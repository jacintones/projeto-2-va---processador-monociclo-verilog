==> flow/design.v <==
module mux_jump(clk, branchAddr, pc4, ReadData1, select, PCregs, pcInstruction);
	input wire clk;
	input wire [31:0] branchAddr, pc4, ReadData1;
	input wire [1:0] select;
	input wire PCregs;
	output reg [31:0] pcInstruction;
	always @ (posedge clk) begin
		if (PCregs)
			pcInstruction = ReadData1;
		else begin
			case (select)
				2'b01: pcInstruction = branchAddr;
				2'b10: pcInstruction = pc4;
				default: pcInstruction = 32'b0; 
			endcase
		end
	end
endmodule
# Tool chain data of mux_jump
# The steps from the RTL of mux_jump to its reports follow in flow order.
# Lines are those of the file above, counted from 1.
# Operators carry their Yosys type and port widths (W data, S select, Z words).
# Not given: n/a
# inputs
design	mux_jump
clk_port	clk
library	sky130hd
pvt_corner	tt_025C_1v80

# Word level
# Counts by Yosys on the flattened word-level netlist (proc, flatten, opt, wreduce; memories kept). Register bits leave out memories and registers merged into their read ports (data or address); mux counts leave out enables and synchronous resets folded into registers. Print and check cells are left out. Cells with the same type and inputs are merged into one.
# bits
reg_bits	32
out_inout_bits	32
# classes
n_mux	2
eq_ne	2
# ops
cell	count
$pmux W32 S2	1
$mux W32	1
$eq A2 B1 Y1 const B	1
$eq A2 B2 Y1 const B	1

# Longest topological paths
# Yosys ltp: most cells in a row. Word level: on the elaborated netlist, between registers, memories and ports. Mapped: between sequential cells and ports; inverters and the memories' decode and read muxes count.
# depth
ltp_word	3
abc_area	0
depth_mapped	5
mapped_depth_nobuf	4

# Synthesis result
# Yosys stat after the flow's synthesis: flattened, memories mapped to cells. It holds for the ABC_AREA given above (unset counts as 0); a run with the other value may have another netlist.
# synth_totals
cell_count	146
flip_flops	32
seq_area_mm2	0.0006406
buffers	13
yosys_area_mm2	0.0012975
# types
cell_type	count	type_area_um2
sky130_fd_sc_hd__dfxtp_1	32	640.614
sky130_fd_sc_hd__a22oi_1	32	240.23
sky130_fd_sc_hd__o21ai_1	27	135.13
sky130_fd_sc_hd__nand2_1	32	120.115
sky130_fd_sc_hd__buf_6	4	45.043
sky130_fd_sc_hd__o21ai_2	3	26.275
sky130_fd_sc_hd__ha_1	2	25.024
sky130_fd_sc_hd__buf_2	4	20.019
sky130_fd_sc_hd__clkbuf_1	5	18.768
sky130_fd_sc_hd__o21ai_0	2	10.01
sky130_fd_sc_hd__or2_4	1	8.758
sky130_fd_sc_hd__inv_1	2	7.507

# Path before layout
# OpenSTA on the mapped netlist: ideal clock, no wires. The path of least setup slack (recovery checks aside). Input and output delay are each 20% of the period. Register names are those of the netlist, which keeps one name where synthesis merged equal registers.
# synth_timing
path_type	input port to flip-flop
from	in select[0]
to	reg pcInstruction[22]
path_slack_ns	1.179
arrival_time_ns	1.322
input_delay_ns	0.514
tclk_ns	2.57
required_ns	2.501
path_stages	5
path_delay_ns	0.877
path_buffers	1
period_less_setup_slack_ns	1.391
# "path_delay_ns" is the arrival time less input delay plus setup time.
# "path_stages" counts driving pins, that of a launching flip-flop among them; a cell with two outputs on the path counts twice.
# "period_less_setup_slack_ns" = period - worst setup slack (recovery checks aside). The figure is calculated, with input and output delays left at 20% of the set period.
# The rows between start and end are the longest chain of elaborated cells between them; the timing report does not say that the signal goes this way. Where chains are equally long, one stands for them.
# A line is the first line of the expression or statement that the cell stems from. Yosys adds cells for indexed reads and writes and turns some case tables into memories.
# At most two assigning lines are given for a register; there are more.
# synth_via
cell_sequence	sky130_fd_sc_hd__inv_1 > sky130_fd_sc_hd__ha_1 > sky130_fd_sc_hd__or2_4 > sky130_fd_sc_hd__buf_6 > sky130_fd_sc_hd__o21ai_1
elab_chain_len	3
cells_between	4
# synth_lines
item	line	rtl
from (decl)	4	input wire [1:0] select;
$eq A2 B2 Y1	11	case (select)
$pmux W32 S2	11
$mux W32	8	if (PCregs)
to (assign)	9	pcInstruction = ReadData1;
to (assign)	12	2'b01: pcInstruction = branchAddr;
to (decl)	6	output reg [31:0] pcInstruction;

# Record of 2 stored runs of the RTL-to-layout flow on mux_jump, platform sky130hd. The runs are unordered. Constraints: input delay and output delay 20% of the set period each, output load 0.01 pF.
# A setting shown as . is not set for that run.
stored run	period_ns	CORE_UTILIZATION	SETUP_SLACK_MARGIN	CORE_MARGIN	TNS_END_PERCENT	CTS_CLUSTER_DIAMETER	SLEW_MARGIN	CAP_MARGIN	PLACE_DENSITY_LB_ADDON	CORE_ASPECT_RATIO	CELL_PAD_IN_SITES_GLOBAL_PLACEMENT	GPL_ROUTABILITY_DRIVEN	MAX_ROUTING_LAYER
run 1	0.683	49	0.08	8	15	213	30	20	.	.	.	.	.
run 2	1.28	66	0.08	2	30	.	30	20	0.19	0.51	0	0	met4
# Run 1: unfinished; error GPL-0301 in placement
# Run 2: unfinished; error FLW-0024 in placement
